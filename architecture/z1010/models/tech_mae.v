==> flow/design.v <==
(* extract_order=8 *)
module efpga_adder
  # (
     parameter INPUT_WIDTH = 18,
     parameter OUTPUT_WIDTH = 40
     )
   (
    input [(INPUT_WIDTH-1):0] 	a,
    input [(INPUT_WIDTH-1):0] 	b,
    output [(OUTPUT_WIDTH-1):0] y
    );
   assign y = a + b;
endmodule
(* extract_order=7 *)
module efpga_adder_regi
  # (
     parameter INPUT_WIDTH = 18,
     parameter OUTPUT_WIDTH = 40
     )
   (
    input 			clk,
    input 			resetn,
    input [(INPUT_WIDTH-1):0] 	a,
    input [(INPUT_WIDTH-1):0] 	b,
    output [(OUTPUT_WIDTH-1):0] y
    );
   reg [(INPUT_WIDTH-1):0] 	a_reg;
   reg [(INPUT_WIDTH-1):0] 	b_reg;
   always @(posedge clk or negedge resetn) begin
      if (~resetn) begin
	 a_reg <= 'h0;
	 b_reg <= 'h0;
      end
      else begin
	 a_reg <= a;
	 b_reg <= b;
      end
   end  
   assign y = a_reg + b_reg;
endmodule
(* extract_order=7 *)
module efpga_adder_rego
  # (
     parameter INPUT_WIDTH = 18,
     parameter OUTPUT_WIDTH = 40
     )
   (
    input 			clk,
    input 			resetn,
    input [(INPUT_WIDTH-1):0] 	a,
    input [(INPUT_WIDTH-1):0] 	b,
    output reg [(OUTPUT_WIDTH-1):0] y
    );
   always @(posedge clk or negedge resetn) begin
      if (~resetn) begin
	 y <= 'h0;
      end
      else begin
	 y <= a + b;
      end
   end
endmodule
(* extract_order=6 *)
module efpga_adder_regio
  # (
     parameter INPUT_WIDTH = 18,
     parameter OUTPUT_WIDTH = 40
     )
   (
    input 			clk,
    input 			resetn,
    input [(INPUT_WIDTH-1):0] 	a,
    input [(INPUT_WIDTH-1):0] 	b,
    output reg [(OUTPUT_WIDTH-1):0] y
    );
   reg [(INPUT_WIDTH-1):0] 	a_reg;
   reg [(INPUT_WIDTH-1):0] 	b_reg;
   always @(posedge clk or negedge resetn) begin
      if (~resetn) begin
	 a_reg <= 'h0;
	 b_reg <= 'h0;
      end
      else begin
	 a_reg <= a;
	 b_reg <= b;
      end
   end  
   always @(posedge clk or negedge resetn) begin
      if (~resetn) begin
	 y <= 'h0;
      end
      else begin
	 y <= a_reg + b_reg;
      end
   end
endmodule
(* extract_order=5 *)
module efpga_acc_regi
  # (
     parameter INPUT_WIDTH = 18,
     parameter OUTPUT_WIDTH = 40
     )
   (
    input 			clk,
    input 			resetn,
    input [(INPUT_WIDTH-1):0] 	a,
    output reg [(OUTPUT_WIDTH-1):0] y
    );
   reg [(INPUT_WIDTH-1):0] 	a_reg;
   always @(posedge clk or negedge resetn) begin
      if (~resetn) begin
	 a_reg <= 'h0;
      end
      else begin
	 a_reg <= a;
      end
   end  
   always @(posedge clk or negedge resetn) begin
      if (~resetn) begin
	 y <= 'h0;
      end
      else begin
	 y <= y + a_reg;
      end
   end
endmodule
(* extract_order=5 *)
module efpga_acc
  # (
     parameter INPUT_WIDTH = 18,
     parameter OUTPUT_WIDTH = 40
     )
   (
    input 			    clk,
    input 			    resetn,
    input [(INPUT_WIDTH-1):0] 	    a,
    output reg [(OUTPUT_WIDTH-1):0] y
    );
   always @(posedge clk or negedge resetn) begin
      if (~resetn) begin
	 y <= 'h0;
      end
      else begin
	 y <= y + a;
      end
   end
endmodule
(* extract_order=5 *)
module efpga_mult
  # (
     parameter INPUT_WIDTH = 18,
     parameter OUTPUT_WIDTH = 36
     )
   (
    input [(INPUT_WIDTH-1):0] 	a,
    input [(INPUT_WIDTH-1):0] 	b,
    output [(OUTPUT_WIDTH-1):0] y
    );
   assign y = a * b;
endmodule
(* extract_order=4 *)
module efpga_mult_regi
  # (
     parameter INPUT_WIDTH = 18,
     parameter OUTPUT_WIDTH = 36
     )
   (
    input 			clk,
    input 			resetn,
    input [(INPUT_WIDTH-1):0] 	a,
    input [(INPUT_WIDTH-1):0] 	b,
    output [(OUTPUT_WIDTH-1):0] y
    );
   reg [(INPUT_WIDTH-1):0] 	a_reg;
   reg [(INPUT_WIDTH-1):0] 	b_reg;
   always @(posedge clk or negedge resetn) begin
      if (~resetn) begin
	 a_reg <= 'h0;
	 b_reg <= 'h0;
      end
      else begin
	 a_reg <= a;
	 b_reg <= b;
      end
   end  
   assign y = a_reg * b_reg;
endmodule
(* extract_order=3 *)
module efpga_mult_rego
  # (
     parameter INPUT_WIDTH = 18,
     parameter OUTPUT_WIDTH = 36
     )
   (
    input 			clk,
    input 			resetn,
    input [(INPUT_WIDTH-1):0] 	a,
    input [(INPUT_WIDTH-1):0] 	b,
    output reg [(OUTPUT_WIDTH-1):0] y
    );
   always @(posedge clk or negedge resetn) begin
      if (~resetn) begin
	 y <= 'h0;
      end
      else begin
	 y <= a * b;
      end
   end
endmodule
(* extract_order=2 *)
module efpga_mult_regio
  # (
     parameter INPUT_WIDTH = 18,
     parameter OUTPUT_WIDTH = 36
     )
   (
    input 			clk,
    input 			resetn,
    input [(INPUT_WIDTH-1):0] 	a,
    input [(INPUT_WIDTH-1):0] 	b,
    output reg [(OUTPUT_WIDTH-1):0] y
    );
   reg [(INPUT_WIDTH-1):0] 	    a_reg;
   reg [(INPUT_WIDTH-1):0] 	    b_reg;
   always @(posedge clk or negedge resetn) begin
      if (~resetn) begin
	 a_reg <= 'h0;
	 b_reg <= 'h0;
      end
      else begin
	 a_reg <= a;
	 b_reg <= b;
      end
   end  
   always @(posedge clk or negedge resetn) begin
      if (~resetn) begin
	 y <= 'h0;
      end
      else begin
	 y <= a_reg * b_reg;
      end
   end
endmodule
(* extract_order=1 *)
module efpga_macc_regi
  # (
     parameter INPUT_WIDTH = 18,
     parameter OUTPUT_WIDTH = 40
     )
   (
    input 			    clk,
    input 			    resetn,
    input [(INPUT_WIDTH-1):0] 	    a,
    input [(INPUT_WIDTH-1):0] 	    b,
    output reg [(OUTPUT_WIDTH-1):0] y
    );
   wire [(2*INPUT_WIDTH-1):0] 	    product;
   reg [(INPUT_WIDTH-1):0] 	    a_reg;
   reg [(INPUT_WIDTH-1):0] 	    b_reg;
   always @(posedge clk or negedge resetn) begin
      if (~resetn) begin
	 a_reg <= 'h0;
	 b_reg <= 'h0;
      end
      else begin
	 a_reg <= a;
	 b_reg <= b;
      end
   end  
   assign product = a_reg * b_reg;
   always @(posedge clk or negedge resetn) begin
      if (~resetn) begin
	 y <= 'h0;
      end
      else begin
	 y <= y + product;
      end
   end
endmodule
(* extract_order=1 *)
module efpga_macc
  # (
     parameter INPUT_WIDTH = 18,
     parameter OUTPUT_WIDTH = 40
     )
   (
    input 			    clk,
    input 			    resetn,
    input [(INPUT_WIDTH-1):0] 	    a,
    input [(INPUT_WIDTH-1):0] 	    b,
    output reg [(OUTPUT_WIDTH-1):0] y
    );
   wire [(2*INPUT_WIDTH-1):0] 	    product;
   assign product = a * b;
   always @(posedge clk or negedge resetn) begin
      if (~resetn) begin
	 y <= 'h0;
      end
      else begin
	 y <= y + product;
      end
   end
endmodule
(* extract_order=0 *)
module efpga_macc_pipe_regi
  # (
     parameter INPUT_WIDTH = 18,
     parameter OUTPUT_WIDTH = 40
     )
   (
    input 			    clk,
    input 			    resetn,
    input [(INPUT_WIDTH-1):0] 	    a,
    input [(INPUT_WIDTH-1):0] 	    b,
    output reg [(OUTPUT_WIDTH-1):0] y
    );
   reg [(2*INPUT_WIDTH-1):0] 	    product;
   reg [(INPUT_WIDTH-1):0] 	    a_reg;
   reg [(INPUT_WIDTH-1):0] 	    b_reg;
   always @(posedge clk or negedge resetn) begin
      if (~resetn) begin
	 a_reg <= 'h0;
	 b_reg <= 'h0;
      end
      else begin
	 a_reg <= a;
	 b_reg <= b;
      end
   end  
   always @(posedge clk or negedge resetn) begin
      if (~resetn) begin
	 product <= 'h0;
      end
      else begin
	 product <= a_reg * b_reg;
      end
   end
   always @(posedge clk or negedge resetn) begin
      if (~resetn) begin
	 y <= 'h0;
      end
      else begin
	 y <= y + product;
      end
   end
endmodule  
(* extract_order=0 *)
module efpga_macc_pipe
  # (
     parameter INPUT_WIDTH = 18,
     parameter OUTPUT_WIDTH = 40
     )
   (
    input 			    clk,
    input 			    resetn,
    input [(INPUT_WIDTH-1):0] 	    a,
    input [(INPUT_WIDTH-1):0] 	    b,
    output reg [(OUTPUT_WIDTH-1):0] y
    );
   reg [(2*INPUT_WIDTH-1):0] 	    product;
   always @(posedge clk or negedge resetn) begin
      if (~resetn) begin
	 product <= 'h0;
      end
      else begin
	 product <= a * b;
      end
   end
   always @(posedge clk or negedge resetn) begin
      if (~resetn) begin
	 y <= 'h0;
      end
      else begin
	 y <= y + product;
      end
   end
endmodule  
(* extract_order=2 *)
module efpga_mult_addc_regio
  # (
     parameter INPUT_WIDTH = 18,
     parameter OUTPUT_WIDTH = 40,
     localparam C_WIDTH = OUTPUT_WIDTH
     )
   (
    input 			clk,
    input 			resetn,
    input [(INPUT_WIDTH-1):0] 	a,
    input [(INPUT_WIDTH-1):0] 	b,
    input [(C_WIDTH-1):0]   c,
    output reg [(OUTPUT_WIDTH-1):0] y
    );
   reg [(INPUT_WIDTH-1):0] 	    a_reg;
   reg [(INPUT_WIDTH-1):0] 	    b_reg;
   reg [(C_WIDTH-1):0] 	    c_reg;
   always @(posedge clk or negedge resetn) begin
      if (~resetn) begin
	 a_reg <= 'h0;
	 b_reg <= 'h0;
    c_reg <= 'h0;
      end
      else begin
	 a_reg <= a;
	 b_reg <= b;
    c_reg <= c;
      end
   end
   always @(posedge clk or negedge resetn) begin
      if (~resetn) begin
	 y <= 'h0;
      end
      else begin
	 y <= (a_reg * b_reg) + c_reg;
      end
   end
endmodule
(* extract_order=2 *)
module efpga_mult_addc_regi
  # (
     parameter INPUT_WIDTH = 18,
     parameter OUTPUT_WIDTH = 40,
     localparam C_WIDTH = OUTPUT_WIDTH
     )
   (
    input 			clk,
    input 			resetn,
    input [(INPUT_WIDTH-1):0] 	a,
    input [(INPUT_WIDTH-1):0] 	b,
    input [(C_WIDTH-1):0]   c,
    output [(OUTPUT_WIDTH-1):0] y
    );
   reg [(INPUT_WIDTH-1):0] 	a_reg;
   reg [(INPUT_WIDTH-1):0] 	b_reg;
   reg [(C_WIDTH-1):0] 	      c_reg;
   always @(posedge clk or negedge resetn) begin
      if (~resetn) begin
	 a_reg <= 'h0;
	 b_reg <= 'h0;
    c_reg <= 'h0;
      end
      else begin
	 a_reg <= a;
	 b_reg <= b;
    c_reg <= c;
      end
   end
   assign y = (a_reg * b_reg) + c_reg;
endmodule
(* extract_order=2 *)
module efpga_mult_addc_rego
  # (
     parameter INPUT_WIDTH = 18,
     parameter OUTPUT_WIDTH = 40,
     localparam C_WIDTH = OUTPUT_WIDTH
     )
   (
    input 			clk,
    input 			resetn,
    input [(INPUT_WIDTH-1):0] 	a,
    input [(INPUT_WIDTH-1):0] 	b,
    input [(C_WIDTH-1):0]        c,
    output reg [(OUTPUT_WIDTH-1):0] y
    );
   always @(posedge clk or negedge resetn) begin
      if (~resetn) begin
	 y <= 'h0;
      end
      else begin
	 y <= (a * b) + c;
      end
   end
endmodule
(* extract_order=2 *)
module efpga_mult_addc
  # (
     parameter INPUT_WIDTH = 18,
     parameter OUTPUT_WIDTH = 40,
     localparam C_WIDTH = OUTPUT_WIDTH
     )
   (
    input [(INPUT_WIDTH-1):0] 	a,
    input [(INPUT_WIDTH-1):0] 	b,
    input [C_WIDTH-1:0] 	c,
    output [(OUTPUT_WIDTH-1):0] y
    );
   assign y = a * b + c;
endmodule
# From RTL to reports: efpga_mult_addc_regi

What the tools print for efpga_mult_addc_regi, step after step.
Lines are those of the file above, counted from 1.
Operators: Yosys type, input widths -> output width; for muxes data width and select width s.
A cell with -- has no value.

Top module: efpga_mult_addc_regi
Clock port: clk
Cell library: sky130hd
Library corner: tt_025C_1v80

# Word level

Yosys after proc, flatten, opt, wreduce and memory -nomap, before mapping. Enables and synchronous resets that opt folds into registers are not counted as muxes. Memory bits, and registers merged into a memory's read port (data or address), are not among the register bits. Print and check cells are not counted. Equal cells are merged and count once.

Multiply operators: 1
Add/subtract/negate cells: 1

Operators with widths:

| operator       | number |
| $mul 18x18->36 | 1 |
| $add 36x40->40 | 1 |

Output and inout bits: 40
Input port bits: 78
Flip-flop bits (word level): 76
Cells after elaboration: 5

# Longest topological paths

Depth = most cells in a row (Yosys ltp): at word level without a register or memory, in the mapped netlist without a sequential cell, where the memories' decode and read muxes count.

Word-level depth: 2
ABC_AREA: 1
Gate-level depth with buffers: 29
Gate-level depth less buffers: 27

# Netlist

The flow's flattened synthesis, as Yosys stat reports it; memories are mapped. The netlist is that of the ABC_AREA named above (0 if unset); the other value can give another one.
The area totals of this step are shown rounded.

Cells by type:

| cell type                 | number | total area (µm²) |
| sky130_fd_sc_hd__fa_1     | 290    | 5.81E+03 |
| sky130_fd_sc_hd__inv_1    | 684    | 2.57E+03 |
| sky130_fd_sc_hd__nand2_1  | 522    | 1.96E+03 |
| sky130_fd_sc_hd__dfrtp_1  | 76     | 1.9E+03 |
| sky130_fd_sc_hd__ha_1     | 122    | 1.53E+03 |
| sky130_fd_sc_hd__clkbuf_1 | 68     | 255.245 |
| sky130_fd_sc_hd__nor2_1   | 46     | 172.666 |
| sky130_fd_sc_hd__a21oi_1  | 34     | 170.163 |
| sky130_fd_sc_hd__xor2_1   | 17     | 148.893 |
| sky130_fd_sc_hd__nand3_1  | 23     | 115.11 |
| sky130_fd_sc_hd__nand2_2  | 18     | 112.608 |
| sky130_fd_sc_hd__o21ai_0  | 16     | 80.077 |
| sky130_fd_sc_hd__nand3_2  | 6      | 60.058 |
| sky130_fd_sc_hd__nor2_2   | 7      | 43.792 |
| sky130_fd_sc_hd__nor3_1   | 8      | 40.038 |
| sky130_fd_sc_hd__o21bai_1 | 5      | 37.536 |
| sky130_fd_sc_hd__xnor2_1  | 2      | 17.517 |
| sky130_fd_sc_hd__buf_1    | 4      | 15.014 |

Not listed: further types 8, cells in them 10.

Cell area after synthesis: 15100 µm²
Mapped flip-flops: 76
Cell count: 1958
Buffers: 72
Area of sequential cells: 1900 µm²

# Worst setup path after synthesis

Path of least setup slack by OpenSTA after synthesis, without wires, with an ideal clock, recovery checks aside; 20% of the period is set as input and as output delay. Where synthesis merged equal registers, the netlist keeps one of their names.

Path kind: register to output
Start: register b_reg[0]
End: output port y[22]
Required time: 9.040 ns
Period: 11.3 ns
Launch time at the first pin: 0.000 ns
Slack: 3.795 ns
Output delay: 2.260 ns
Data arrival time: 5.245 ns
Path buffers: 2
Stages: 23
Path delay: 5.245 ns
Synthesis period reached: 7.505 ns

"path delay" is the arrival time less input delay plus setup time.
A path that ends at an output port has no setup time.
"stages" counts driving pins, that of a launching flip-flop among them; a cell with two outputs on the path counts twice.
"synthesis period reached" = period - worst setup slack (recovery checks aside). The figure is calculated, with input and output delays left at 20% of the set period.
Between the ends stands the longest chain of elaborated cells between them, by number of cells; it is not shown to be the way that was timed. Of several equally long chains one is given.
Each line given opens the expression or statement behind the cell; cells for indexed reads and writes are added by Yosys, which also makes memories of some case tables.

Path through: sky130_fd_sc_hd__dfrtp_1 sky130_fd_sc_hd__clkbuf_1 sky130_fd_sc_hd__clkbuf_1 sky130_fd_sc_hd__nand2_1 sky130_fd_sc_hd__fa_1 sky130_fd_sc_hd__inv_1 sky130_fd_sc_hd__fa_1 sky130_fd_sc_hd__inv_1 sky130_fd_sc_hd__fa_1 sky130_fd_sc_hd__inv_1 sky130_fd_sc_hd__fa_1 sky130_fd_sc_hd__fa_1 sky130_fd_sc_hd__inv_1 sky130_fd_sc_hd__fa_1 sky130_fd_sc_hd__inv_1 sky130_fd_sc_hd__ha_1 sky130_fd_sc_hd__nand2_1 sky130_fd_sc_hd__inv_1 sky130_fd_sc_hd__nand2_1 sky130_fd_sc_hd__nor2_1 sky130_fd_sc_hd__nand4_1 sky130_fd_sc_hd__nand3_2 sky130_fd_sc_hd__xor2_1
Length of the longest elaborated chain: 2
Elaborated cells on any way between the ends: 2
Source lines of those cells: 1
Those cells by class: add/sub: 1; mul: 1

Ends and longest elaborated chain, after synthesis:

| what               | RTL line | source |
| start: declaration | 433      | `reg [(INPUT_WIDTH-1):0] b_reg;` |
| start: assignment  | 438      | `b_reg <= 'h0;` |
| start: assignment  | 443      | `b_reg <= b;` |
| $mul 18x18->36     | 447      | `assign y = (a_reg * b_reg) + c_reg;` |
| $add 36x40->40     | 447      |  |
| end: declaration   | 430      | `output [(OUTPUT_WIDTH-1):0] y` |

# Path in the finished layout

From the final timing report of run 1: the path of least setup slack in the routed layout; clock arrival at registers is part of the times.

Path kind: register to output
Start: register b_reg[1]
End: output port y[18]
Data arrival time: 5.84 ns
Output delay: 1.12 ns
Required time: 4.49 ns
Launch time at the first pin: 0.38 ns
Period: 5.61 ns
Slack: -1.35 ns
Stages: 26
Path buffers: 4

Between the ends stands the longest chain of elaborated cells between them, by number of cells; it is not shown to be the way that was timed. Of several equally long chains one is given.

Path through: sky130_fd_sc_hd__dfrtp_2 sky130_fd_sc_hd__buf_4 sky130_fd_sc_hd__nand2_2 sky130_fd_sc_hd__inv_2 sky130_fd_sc_hd__fa_1 sky130_fd_sc_hd__fa_1 sky130_fd_sc_hd__inv_1 sky130_fd_sc_hd__fa_1 sky130_fd_sc_hd__inv_1 sky130_fd_sc_hd__fa_1 sky130_fd_sc_hd__fa_1 sky130_fd_sc_hd__inv_1 sky130_fd_sc_hd__fa_2 sky130_fd_sc_hd__inv_2 sky130_fd_sc_hd__ha_4 sky130_fd_sc_hd__nand2_2 sky130_fd_sc_hd__inv_2 sky130_fd_sc_hd__nand2_1 sky130_fd_sc_hd__and2_4 sky130_fd_sc_hd__nor2_1 sky130_fd_sc_hd__nor2_1 sky130_fd_sc_hd__nand2_2 sky130_fd_sc_hd__buf_4 sky130_fd_sc_hd__buf_4 sky130_fd_sc_hd__xor2_1 sky130_fd_sc_hd__buf_2
Length of the longest elaborated chain: 2
Elaborated cells on any way between the ends: 2
Source lines of those cells: 1
Those cells by class: add/sub: 1; mul: 1

Ends and longest elaborated chain, after layout:

| what               | RTL line | source |
| start: declaration | 433      | `reg [(INPUT_WIDTH-1):0] b_reg;` |
| start: assignment  | 438      | `b_reg <= 'h0;` |
| start: assignment  | 443      | `b_reg <= b;` |
| $mul 18x18->36     | 447      | `assign y = (a_reg * b_reg) + c_reg;` |
| $add 36x40->40     | 447      |  |
| end: declaration   | 430      | `output [(OUTPUT_WIDTH-1):0] y` |

Hand-over note for efpga_mult_addc_regi

Measured results for efpga_mult_addc_regi: 2 stored runs of the Yosys and OpenROAD flow on sky130hd. The settings differ; the order carries no meaning. The constraints put input and output delay at 20% of the set period each and load the outputs with 0.01 pF.
By "reached clock period" is meant the clock period of the run minus its worst setup slack. This is arithmetic on one report: input and output delays are still those of the set period (20% each).
"worst path time" = time allowed to the worst setup path (clock period - input delay - output delay, where it has them) - its slack; a late launch clock adds to it, a late capture clock takes from it.
The measured numbers are rounded.
Among the settings, -- means not set for that run.

| name                                      | run 1              | run 2              |
| period_ns                                 | 5.61               | 5.06               |
| CORE_UTILIZATION                          | 28                 | 22                 |
| SETUP_SLACK_MARGIN                        | -0.53              | 0.22               |
| PLACE_DENSITY_LB_ADDON                    | 0.07               | 0.08               |
| CORE_MARGIN                               | 2                  | 2                  |
| CELL_PAD_IN_SITES_GLOBAL_PLACEMENT        | 1                  | 0                  |
| ABC_AREA                                  | 1                  | --                 |
| MIN_ROUTING_LAYER                         | met2               | --                 |
| MAX_ROUTING_LAYER                         | met5               | met5               |
| CAP_MARGIN                                | 20                 | 20                 |
| SLEW_MARGIN                               | 20                 | 20                 |
| HOLD_SLACK_MARGIN                         | --                 | 0.28               |
| TNS_END_PERCENT                           | --                 | 55                 |
| GPL_ROUTABILITY_DRIVEN                    | --                 | 1                  |
| CTS_CLUSTER_DIAMETER                      | --                 | 260                |
| area of the die (µm²)                     | 55800              | 66700              |
| worst path time (ns)                      | 5.84               | 6.40               |
| worst path kind                           | register to output | register to output |
| standard-cell area after routing (µm²)    | 20200              | 19700              |
| utilization in the final report (%)       | 37.6               | 30.7               |
| total negative slack on setup checks (ns) | -39.1              | -65.0              |
| setup slack of the critical path (ns)     | -1.35              | -2.36              |
| reached clock period (ns)                 | 6.961              | 7.416              |
| netlist area reported by Yosys (µm²)      | 15100              | 14200              |

End of note.
